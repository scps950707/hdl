==> flow/design.v <==
module D_FF(q,d,clk);
  output q;
  input d,clk;
  reg q;
  always @(posedge clk)
          q<= d;
endmodule
module adder_beh ( output reg [7: 0] dout, output reg cout, input [7:0] din1, din2, input cin);
  always@(din1 or din2 or cin)
  begin
    {cout,dout}=din1+din2+cin;
  end
endmodule
module adder_beh_dff
(	output [7:0]dout,output cout,input [7:0]din1,input [7:0]din2,input cin,input clk);
	wire [7:0] dout_temp;
	wire cout_temp;
	adder_beh addder(dout_temp,cout_temp,din1,din2,cin);
	D_FF	dff0(dout[0],dout_temp[0],clk),
			dff1(dout[1],dout_temp[1],clk),
			dff2(dout[2],dout_temp[2],clk),
			dff3(dout[3],dout_temp[3],clk),
			dff4(dout[4],dout_temp[4],clk),
			dff5(dout[5],dout_temp[5],clk),
			dff6(dout[6],dout_temp[6],clk),
			dff7(dout[7],dout_temp[7],clk),
			dff8(cout,cout_temp,clk);
endmodule
# --- From RTL to reports: adder_beh_dff ---
# What the tools print for adder_beh_dff, step after step.
# Lines are those of the file above, counted from 1.
# Operators carry their Yosys type and port widths (W data, S select, Z words).
# Library cell names are shortened.
inputs:
  design: "adder_beh_dff"
  clk_port: "clk"
  cell_library: "sky130hd"
  lib_corner: "tt_025C_1v80"

# --- Word-level counts ---
# Source: Yosys, flattened and elaborated, memories not mapped. Widths are those after wreduce; folded enables and synchronous resets count as part of the registers. Registers that Yosys merges into a memory's read port (data or address) are not register bits. Print and check cells do not count. Equal cells are merged and count once.
op_classes:
  addsub: 2
op_table:
  columns: ["operator", "n"]
  rows:
  - ["$add A8 B8 Y9", 1]
  - ["$add A9 B1 Y9", 1]
word_totals:
  ff_bits: 9
  inputBits: 18
  output_inout_bits: 9
  elab_cells: 11

# --- Logic depth ---
# Depth = most cells in a row (Yosys ltp): at word level without a register or memory, in the mapped netlist without a sequential cell, where the memories' decode and read muxes count.
depth:
  ltp_word: 2
  ABC_AREA: 0
  ltp_mapped: 5
  ltp_nobuf: 5

# --- After synthesis ---
# Yosys stat after the flow's synthesis: flattened, memories mapped to cells. It holds for the ABC_AREA given above (unset counts as 0); a run with the other value may have another netlist.
# The area totals of this step are shown rounded.
mapped:
  cells: 58
  yosys_area_um2: 571
  seq_area_um2: 180
  ffs: 9
  n_buf: 8
by_type:
  columns: ["cell", "n", "area_total_um2"]
  rows:
  - ["dfxtp_1", 9, 180.173]
  - ["ha_1", 7, 87.584]
  - ["buf_4", 8, 60.058]
  - ["fa_1", 2, 40.038]
  - ["a21oi_1", 5, 25.024]
  - ["a311o_1", 2, 20.019]
  - ["xnor2_1", 2, 17.517]
  - ["xor2_1", 2, 17.517]
  - ["inv_1", 4, 15.014]
  - ["nand3_1", 3, 15.014]
  - ["o221a_2", 1, 11.261]
  - ["a21o_2", 1, 8.758]
  - ["a21o_1", 1, 7.507]
  - ["nand2_1", 2, 7.507]
  - ["o211ai_1", 1, 7.507]
  - ["o21a_1", 1, 7.507]
  - ["o21bai_1", 1, 7.507]
  - ["nand2b_1", 1, 6.256]
# Not listed: further types 5, cells in them 5.
# By module: a second synthesis without flattening, with its own total; a netlist apart from the flattened one above.
unflattened:
  hier_cells: 51
  hier_area_um2: 512
# Rows give one instance, submodules left out.
modules:
  columns: ["module", "instances", "cells", "mod_area_um2", "mod_seq_area_um2"]
  rows:
  - ["adder_beh", 1, 42, 332, 0.0]
  - ["D_FF", 9, 1, 20.0, 20.0]
  - ["adder_beh_dff", 1, 0, 0.0, 0.0]

# --- Timing after synthesis ---
# Path of least setup slack by OpenSTA after synthesis, without wires, with an ideal clock, recovery checks aside; 20% of the period is set as input and as output delay. Where synthesis merged equal registers, the netlist keeps one of their names.
synth_path:
  path_kind: "input -> register"
  from: "input port din1[0]"
  to: "register dff8.q"
  tclk_ns: 2.34
  input_delay_ns: 0.468
  setup_time_ns: 0.123
  launch_ns: 0.468
  t_arrival_ns: 1.712
  t_required_ns: 2.217
  slack_ns: 0.505
  delay_ns: 1.367
  driving_pins: 5
  path_buffers: 0
  period_less_setup_slack_ns: 1.835
# "delay_ns" = arrival - input delay + setup time.
# "driving_pins" counts driving pins, that of a launching flip-flop among them; a cell with two outputs on the path counts twice.
# "period_less_setup_slack_ns" = period - worst setup slack (recovery checks aside). The figure is calculated, with input and output delays left at 20% of the set period.
# The rows between start and end are the longest chain of elaborated cells between them; the timing report does not say that the signal goes this way. Where chains are equally long, one stands for them.
# A line is the first line of the expression or statement that the cell stems from. Yosys adds cells for indexed reads and writes and turns some case tables into memories.
synth_between:
  path_cell_list: "fa_1 fa_1 a21oi_1 o21a_1 o21ai_0"
  elab_chain_cells: 2
  cells_between: 2
  cone_lines: 1
  classes_between: "add/sub: 2"
synth_rtl:
  columns: ["element", "line_no", "text"]
  rows:
  - ["from (decl)", 15, "( output [7:0]dout,output cout,input [7:0]din1,input [7:0]din2,input cin,input clk);"]
  - ["$add A8 B8 Y9", 11, "{cout,dout}=din1+din2+cin;"]
  - ["$add A9 B1 Y9", 11, null]
  - ["to (assign)", 6, "q<= d;"]
  - ["to (decl)", 2, "output q;"]

# --- Path in the finished layout ---
# Path of least setup slack in the final report of run B (OpenROAD, finished layout, wires in). Where an end is a register, its clock arrival counts in the times.
layout_path:
  path_kind: "input -> register"
  from: "input port din1[0]"
  to: "register dff8.q"
  tclk_ns: 2.81
  input_delay_ns: 0.56
  setup_time_ns: 0.11
  launch_ns: 0.56
  t_arrival_ns: 2.33
  t_required_ns: 2.93
  slack_ns: 0.60
  driving_pins: 6
  path_buffers: 1
# The rows between start and end are the longest chain of elaborated cells between them; the timing report does not say that the signal goes this way. Where chains are equally long, one stands for them.
layout_between:
  path_cell_list: "clkdlybuf4s50_1 fa_1 fa_1 a21oi_1 o21a_1 o21ai_0"
  elab_chain_cells: 2
  cells_between: 2
  cone_lines: 1
  classes_between: "add/sub: 2"
layout_rtl:
  columns: ["element", "line_no", "text"]
  rows:
  - ["from (decl)", 15, "( output [7:0]dout,output cout,input [7:0]din1,input [7:0]din2,input cin,input clk);"]
  - ["$add A8 B8 Y9", 11, "{cout,dout}=din1+din2+cin;"]
  - ["$add A9 B1 Y9", 11, null]
  - ["to (assign)", 6, "q<= d;"]
  - ["to (decl)", 2, "output q;"]

## Implementation results

Design adder_beh_dff on sky130hd. What follows are 2 stored runs of the flow, each under its own settings; their order means nothing. The constraints put input and output delay at 20% of the set period each and load the outputs with 0.01 pF.
"period_reached_ns": clock period set for the run, less the worst setup slack. It is reckoned from that one timing run; input and output delays stay at 20% of the period that was set.
"worst_path_time_ns": the worst setup path's part of the clock period (all of it between registers, 20% less for each end at a port) less its slack. A launch clock that arrives late makes it longer, a capture clock that arrives late makes it shorter.
"final_power_uw" rests on the timing tool's default activity at the inputs, not on a simulated workload.
Results are given in rounded form.

--- run A ---
==> flow/run.sh <==
#!/bin/bash
# the make line also repeats the synthesis and layout settings of config.mk as NAME=value (left out here)
make -C /OpenROAD-flow-scripts/flow DESIGN_CONFIG=/design/flow/config.mk WORK_HOME=/design/flow/orfs CLKGATE_MAP_FILE= finish
==> flow/config.mk <==
export PLATFORM = sky130hd
export DESIGN_NAME = adder_beh_dff
export DESIGN_NICKNAME = adder_beh_dff
export VERILOG_FILES = /design/flow/design.v
export SDC_FILE = /design/flow/constraint.sdc
export NUM_CORES = 4
export LEC_CHECK = 0
export ABC_AREA = 1
export CAP_MARGIN = 20
export CELL_PAD_IN_SITES_GLOBAL_PLACEMENT = 0
export CORE_ASPECT_RATIO = 1.47
export CORE_MARGIN = 2
export CORE_UTILIZATION = 63
export CTS_CLUSTER_SIZE = 96
export GPL_TIMING_DRIVEN = 1
export MIN_ROUTING_LAYER = met1
export PLACE_DENSITY_LB_ADDON = 0.0
export SETUP_SLACK_MARGIN = 0.51
export SLEW_MARGIN = 30
==> flow/constraint.sdc <==
create_clock -name core_clock -period 1.81 [get_ports {clk}]
set_input_delay 0.3620 -clock core_clock [delete_from_list [all_inputs] [get_ports {clk}]]
set_output_delay 0.3620 -clock core_clock [all_outputs]
set_load 0.01 [all_outputs]

==> results, as YAML <==
outcome: "not finished: floorplanning ended with error PDN-0185"

--- run B ---
==> flow/run.sh <==
#!/bin/bash
# the make line also repeats the synthesis and layout settings of config.mk as NAME=value (left out here)
make -C /OpenROAD-flow-scripts/flow DESIGN_CONFIG=/design/flow/config.mk WORK_HOME=/design/flow/orfs CLKGATE_MAP_FILE= finish
==> flow/config.mk <==
export PLATFORM = sky130hd
export DESIGN_NAME = adder_beh_dff
export DESIGN_NICKNAME = adder_beh_dff
export VERILOG_FILES = /design/flow/design.v
export SDC_FILE = /design/flow/constraint.sdc
export NUM_CORES = 4
export LEC_CHECK = 0
export CAP_MARGIN = 20
export CORE_MARGIN = 5
export CORE_UTILIZATION = 40
export GPL_ROUTABILITY_DRIVEN = 0
export HOLD_SLACK_MARGIN = 0.21
export MIN_ROUTING_LAYER = met1
export PLACE_DENSITY = 0.64
export SETUP_SLACK_MARGIN = -0.23
export SLEW_MARGIN = 35
export TNS_END_PERCENT = 35
==> flow/constraint.sdc <==
create_clock -name core_clock -period 2.81 [get_ports {clk}]
set_input_delay 0.5620 -clock core_clock [delete_from_list [all_inputs] [get_ports {clk}]]
set_output_delay 0.5620 -clock core_clock [all_outputs]
set_load 0.01 [all_outputs]

==> results, as YAML <==
results:
  synth_chip_area_um2: 571
  total_die_area_um2: 2280
  stdcell_area_um2: 816
  final_util_frac: 0.619
  ws_setup_ns: 0.599
  fin_tns_ns: 0.000
  holdWs_ns: 0.958
  final_power_uw: 409
  period_reached_ns: 2.211
  worst_path_time_ns: 1.65
  timing.worst_path_kind: "input -> register"
