==> flow/design.v <==
module pipealu(instr,AluOut, Zero,clk,Carryout,Overflow,rst);
	input [15:0] instr;
	input clk;
	input rst;
	output reg [31:0] AluOut;
	output Zero;
	output reg Carryout;
	output reg Overflow;
	wire [31:0] IFID_A;
	wire [31:0] IFID_B;
	wire [3:0] IFID_ALU_ctl;
	wire [3:0] IFID_dest;
	reg [31:0] EX_A;
	reg [31:0] EX_B;
	reg [3:0] EX_ALU_ctl;
	reg [3:0] EX_dest;
	reg [31:0] regfile[15:0];
	assign IFID_ALU_ctl = instr[15:12];
	assign IFID_A = regfile[instr[11:8]];
	assign IFID_B = regfile[instr[7:4]];
	assign IFID_dest = instr[3:0];
	assign Zero = (AluOut==0);
	always@(posedge clk or negedge rst) 
	begin
	if(!rst)
		begin
			regfile[0] <= 32'd1;
			regfile[1] <= 32'd2;
			regfile[2] <= 32'd3;
			regfile[3] <= 32'd4;
			regfile[4] <= 32'd5;
			regfile[5] <= 32'd6;
			regfile[6] <= 32'd7;
			regfile[7] <= 32'd8;
			regfile[8] <= 32'd9;
			regfile[9] <= 32'd10;
			regfile[10] <= 32'd11;
			regfile[11] <= 32'd12;
			regfile[12] <= 32'd13;
			regfile[13] <= 32'd14;
			regfile[14] <= 32'd15;
			regfile[15] <= 32'd16;
		end
	else
		begin
			regfile[EX_dest] <= AluOut;
		end
	end
	always@(posedge clk)
	begin
		EX_ALU_ctl = IFID_ALU_ctl;
		EX_A = IFID_A;
		EX_B = IFID_B;
		EX_dest = IFID_dest;
		case(IFID_ALU_ctl)
			0: 
			begin
				AluOut = EX_A & EX_B;
				Carryout = 0;
				Overflow = 0;
			end 
			1: 
			begin
				AluOut = EX_A | EX_B;
				Carryout = 0;
				Overflow = 0;
			end
			2: 
			begin
				{Carryout,AluOut} = EX_A + EX_B;
				Overflow = Carryout ^ AluOut[31];
			end
			6: 
			begin
				{Carryout,AluOut} = EX_A - EX_B;
				Overflow=((EX_A[31]&!EX_B[31])&!AluOut[31])
						|((!EX_A[31]&EX_B[31])&AluOut[31])
						|Carryout&AluOut[31];
			end
			7:
			begin
				AluOut = EX_A < EX_B ? 1 : 0;
				Carryout = 0;
				Overflow = 0;
			end
			12:
			begin
				AluOut = ~(EX_A | EX_B);
				Carryout = 0;
				Overflow = 0;
			end
			default:
			begin
				Carryout = 0;
				Overflow = 0;
			end
		endcase
	end
endmodule
# [Reports on pipealu]
# The steps from the RTL of pipealu to its reports follow in flow order.
# Line numbers count from 1 in the design file above.
# Operators carry their Yosys type and port widths (W data, S select, Z words).
# A cell with - has no value.
[setup] top="pipealu" clk_port="clk" cell_library="sky130hd" pvt_corner="tt_025C_1v80"

# [Word-level counts]
# Yosys after proc, flatten, opt, wreduce and memory -nomap, before mapping. Print and check cells are not counted. Equal cells are merged and count once.
[word_totals] elab_cells=99 output_inout_bits=35 register_bits=550 input_bits=18
[op_classes] n_mux=6 logic=11 cmp=1 n_addsub=2 n_eq=50 reduce_and_logical=9
[ops] cell="$pmux W32 S16" count=2
[ops] cell="$pmux W32 S6" count=1
[ops] cell="$eq A4 B4 Y1 const B" count=25
[ops] cell="$eq A4 B3 Y1 const B" count=14
[ops] cell="$add A32 B32 Y33" count=1
[ops] cell="$sub A32 B32 Y33" count=1
[ops] cell="$lt A32 B32 Y1" count=1
[ops] cell="$and A32 B32 Y32" count=1
[ops] cell="$or A32 B32 Y32" count=1
[ops] cell="$not A32 Y32" count=1
[ops] cell="$logic_not A32 Y1" count=1
[ops] cell="$eq A4 B2 Y1 const B" count=7
[ops] cell="$eq A4 B1 Y1 const B" count=4
[ops] cell="$logic_not A4 Y1" count=4
[ops] cell="$reduce_bool A6 Y1" count=1
[ops] cell="$and A1 B1 Y1" count=5
[ops] cell="$pmux W1 S2" count=2
[ops] cell="$logic_not A1 Y1" count=3
[ops] cell="$or A1 B1 Y1" count=2
[ops] cell="$xor A1 B1 Y1" count=1
[ops] cell="$mux W1" count=1

# [Depth]
# Longest topological path by Yosys (ltp), each cell counted once; first at word level (registers and memories cut), then after technology mapping (sequential cells cut; the memories' decode and read muxes count).
[logic_depth] depth_word=8 ABC_AREA=0 mapped_depth=19 ltp_nobuf=18

# [After synthesis]
# Yosys stat after the flow's synthesis: flattened, memories mapped to cells. It holds for the ABC_AREA given above (unset counts as 0); a run with the other value may have another netlist.
# Totals and module areas in this step are rounded.
[synth_totals] ffs=550 cells=2837 yosys_area_mm2=0.03122
[types] type="sky130_fd_sc_hd__dfrtp_1" count=479 area_total_um2=1.2E+04
[types] type="sky130_fd_sc_hd__mux2_2" count=513 area_total_um2=5776.79
[types] type="sky130_fd_sc_hd__a22oi_1" count=351 area_total_um2=2.64E+03
[types] type="sky130_fd_sc_hd__ha_1" count=112 area_total_um2=1.4E+03
[types] type="sky130_fd_sc_hd__edfxtp_1" count=32 area_total_um2=960.922
[types] type="sky130_fd_sc_hd__dfstp_2" count=33 area_total_um2=867.082
[types] type="sky130_fd_sc_hd__a21oi_1" count=146 area_total_um2=730.701
[types] type="sky130_fd_sc_hd__clkbuf_1" count=193 area_total_um2=724.445
[types] type="sky130_fd_sc_hd__a221oi_1" count=73 area_total_um2=639.363
[types] type="sky130_fd_sc_hd__nand4_1" count=84 area_total_um2=525.504
[types] type="sky130_fd_sc_hd__a22o_1" count=52 area_total_um2=455.437
[types] type="sky130_fd_sc_hd__o22a_1" count=52 area_total_um2=455.437
[types] type="sky130_fd_sc_hd__nor2_1" count=120 area_total_um2=450.432
[types] type="sky130_fd_sc_hd__inv_1" count=95 area_total_um2=356.592
[types] type="sky130_fd_sc_hd__nand3_1" count=68 area_total_um2=340.326
[types] type="sky130_fd_sc_hd__o21ai_0" count=45 area_total_um2=225.216
[types] type="sky130_fd_sc_hd__nand2_1" count=53 area_total_um2=198.941
[types] type="sky130_fd_sc_hd__xnor2_1" count=21 area_total_um2=183.926
# Not listed: further types 60, cells in them 315.

# [Worst setup path after synthesis]
# OpenSTA on the mapped netlist: ideal clock, no wires. The path of least setup slack (recovery checks aside). Input and output delay are each 20% of the period. Register names are those of the netlist, which keeps one name where synthesis merged equal registers.
[synth_timing] path_kind="input to register" start="input instr[7]" end="register AluOut[25]" path_stages=17 required_ns=4.176 delay_ns=3.839 path_buffers=3 slack_ns=-0.295 t_first_pin_ns=0.886 tclk_ns=4.43 t_arrival_ns=4.471 synth_period_reached_ns=4.725
# "delay_ns" = arrival - input delay + setup time.
# "path_stages" counts driving pins, that of a launching flip-flop among them; a cell with two outputs on the path counts twice.
# "synth_period_reached_ns" = period - worst setup slack (recovery checks aside). The figure is calculated, with input and output delays left at 20% of the set period.
# Between the ends stands the longest chain of elaborated cells between them, by number of cells; it is not shown to be the way that was timed. Of several equally long chains one is given.
# Each line given opens the expression or statement behind the cell; cells for indexed reads and writes are added by Yosys, which also makes memories of some case tables.
# At most two assigning lines are given for a register; there are more.
[synth_between] path_cell_list="sky130_fd_sc_hd__nand2b_1 -> sky130_fd_sc_hd__nor3_1 -> sky130_fd_sc_hd__clkbuf_1 -> sky130_fd_sc_hd__clkbuf_1 -> sky130_fd_sc_hd__a22oi_1 -> sky130_fd_sc_hd__nand4_1 -> sky130_fd_sc_hd__o22a_1 -> sky130_fd_sc_hd__ha_1 -> sky130_fd_sc_hd__buf_2 -> sky130_fd_sc_hd__or3_1 -> sky130_fd_sc_hd__nor3_2 -> sky130_fd_sc_hd__a31oi_1 -> sky130_fd_sc_hd__a41oi_1 -> sky130_fd_sc_hd__nor3_1 -> sky130_fd_sc_hd__a211o_1 -> sky130_fd_sc_hd__a221o_1 -> sky130_fd_sc_hd__a21o_1" elab_chain_cells=5
[synth_lines] element="start: declaration" line_no=2 rtl="input [15:0] instr;"
[synth_lines] element="$eq A4 B4 Y1" line_no=20 rtl="assign IFID_B = regfile[instr[7:4]];"
[synth_lines] element="$pmux W32 S16" line_no=20
[synth_lines] element="$or A32 B32 Y32" line_no=88 rtl="AluOut = ~(EX_A | EX_B);"
[synth_lines] element="$not A32 Y32" line_no=88
[synth_lines] element="$pmux W32 S6" line_no=55 rtl="case(IFID_ALU_ctl)"
[synth_lines] element="end: assignment" line_no=58 rtl="AluOut = EX_A & EX_B;"
[synth_lines] element="end: assignment" line_no=64 rtl="AluOut = EX_A | EX_B;"
[synth_lines] element="end: declaration" line_no=5 rtl="output reg [31:0] AluOut;"

# [Timing after layout]
# Path of least setup slack in the final report of run 1 (OpenROAD, finished layout, wires in). Where an end is a register, its clock arrival counts in the times.
[layout_timing] path_kind="input to register" start="input instr[9]" end="register AluOut[0]" tclk_ns=8.39 t_arrival_ns=7.72 path_stages=16 slack_ns=1.15 t_first_pin_ns=1.68 path_buffers=2 required_ns=8.87
# Between the ends stands the longest chain of elaborated cells between them, by number of cells; it is not shown to be the way that was timed. Of several equally long chains one is given.
# At most two assigning lines are given for a register; there are more.
[layout_between] path_cell_list="sky130_fd_sc_hd__clkdlybuf4s50_1 -> sky130_fd_sc_hd__nand2b_1 -> sky130_fd_sc_hd__nor2_4 -> sky130_fd_sc_hd__buf_4 -> sky130_fd_sc_hd__a22oi_1 -> sky130_fd_sc_hd__nand4_1 -> sky130_fd_sc_hd__o22ai_1 -> sky130_fd_sc_hd__inv_1 -> sky130_fd_sc_hd__ha_1 -> sky130_fd_sc_hd__nor2b_1 -> sky130_fd_sc_hd__o21ai_0 -> sky130_fd_sc_hd__a31oi_1 -> sky130_fd_sc_hd__a221oi_1 -> sky130_fd_sc_hd__o21ai_0 -> sky130_fd_sc_hd__a2111oi_0 -> sky130_fd_sc_hd__o22a_1" elab_chain_cells=5
[layout_lines] element="start: declaration" line_no=2 rtl="input [15:0] instr;"
[layout_lines] element="$eq A4 B4 Y1" line_no=19 rtl="assign IFID_A = regfile[instr[11:8]];"
[layout_lines] element="$pmux W32 S16" line_no=19
[layout_lines] element="$lt A32 B32 Y1" line_no=82 rtl="AluOut = EX_A < EX_B ? 1 : 0;"
[layout_lines] element="$mux W1" line_no=82
[layout_lines] element="$pmux W32 S6" line_no=55 rtl="case(IFID_ALU_ctl)"
[layout_lines] element="end: assignment" line_no=58 rtl="AluOut = EX_A & EX_B;"
[layout_lines] element="end: assignment" line_no=64 rtl="AluOut = EX_A | EX_B;"
[layout_lines] element="end: declaration" line_no=5 rtl="output reg [31:0] AluOut;"

Record of 2 stored runs of the RTL-to-layout flow on pipealu, platform sky130hd. The runs are unordered. Constraints: input delay and output delay 20% of the set period each, output load 0.01 pF.
"timing.achieved_period_ns": clock period set for the run, less the worst setup slack. It is reckoned from that one timing run; input and output delays stay at 20% of the period that was set.
"worst_path_ns" = time allowed to the worst setup path (clock period - input delay - output delay, where it has them) - its slack; a late launch clock adds to it, a late capture clock takes from it.
"final_power_uw": no workload was simulated; the value follows from the tool's default switching activity.
The results are shown rounded.

[flow] run 1: files
==> flow/run.sh <==
#!/bin/bash
# the make line also repeats the synthesis and layout settings of config.mk as NAME=value (left out here)
make -C /OpenROAD-flow-scripts/flow DESIGN_CONFIG=/design/flow/config.mk WORK_HOME=/design/flow/orfs CLKGATE_MAP_FILE= finish
==> flow/config.mk <==
export PLATFORM = sky130hd
export DESIGN_NAME = pipealu
export DESIGN_NICKNAME = pipealu
export VERILOG_FILES = /design/flow/design.v
export SDC_FILE = /design/flow/constraint.sdc
export NUM_CORES = 4
export LEC_CHECK = 0
export CAP_MARGIN = 20
export CORE_MARGIN = 2
export CORE_UTILIZATION = 40
export SLEW_MARGIN = 20
==> flow/constraint.sdc <==
create_clock -name core_clock -period 8.39 [get_ports {clk}]
set_input_delay 1.6780 -clock core_clock [delete_from_list [all_inputs] [get_ports {clk}]]
set_output_delay 1.6780 -clock core_clock [all_outputs]
set_load 0.01 [all_outputs]

[flow] run 1: metrics
[metrics] final_power_uw = 10480
[metrics] final_util_pct = 45.8
[metrics] die_area_mm2 = 0.0803
[metrics] worst_path_ns = 5.56
[metrics] worstPathKind = input to register
[metrics] timing.achieved_period_ns = 7.239
[metrics] setup_tns_ns = 0.000
[metrics] synth_chip_area_mm2 = 0.03122
[metrics] setup_ws_ns = 1.151
[metrics] layout_stdcell_area_mm2 = 0.03543
[metrics] worst_hold_slack_ns = 0.538

[flow] run 2: files
==> flow/run.sh <==
#!/bin/bash
# the make line also repeats the synthesis and layout settings of config.mk as NAME=value (left out here)
make -C /OpenROAD-flow-scripts/flow DESIGN_CONFIG=/design/flow/config.mk WORK_HOME=/design/flow/orfs CLKGATE_MAP_FILE= finish
==> flow/config.mk <==
export PLATFORM = sky130hd
export DESIGN_NAME = pipealu
export DESIGN_NICKNAME = pipealu
export VERILOG_FILES = /design/flow/design.v
export SDC_FILE = /design/flow/constraint.sdc
export NUM_CORES = 4
export LEC_CHECK = 0
export CAP_MARGIN = 40
export CELL_PAD_IN_SITES_DETAIL_PLACEMENT = 0
export CORE_MARGIN = 5
export CORE_UTILIZATION = 29
export PLACE_DENSITY_LB_ADDON = 0.22
export SETUP_SLACK_MARGIN = -0.41
export SLEW_MARGIN = 25
export TNS_END_PERCENT = 5
==> flow/constraint.sdc <==
create_clock -name core_clock -period 6.33 [get_ports {clk}]
set_input_delay 1.2660 -clock core_clock [delete_from_list [all_inputs] [get_ports {clk}]]
set_output_delay 1.2660 -clock core_clock [all_outputs]
set_load 0.01 [all_outputs]

[flow] run 2: metrics
[metrics] final_power_uw = 14440
[metrics] final_util_pct = 35.4
[metrics] die_area_mm2 = 0.1143
[metrics] worst_path_ns = 4.57
[metrics] worstPathKind = input to register
[metrics] timing.achieved_period_ns = 5.831
[metrics] setup_tns_ns = 0.000
[metrics] synth_chip_area_mm2 = 0.03122
[metrics] setup_ws_ns = 0.499
[metrics] layout_stdcell_area_mm2 = 0.03789
[metrics] worst_hold_slack_ns = 0.534
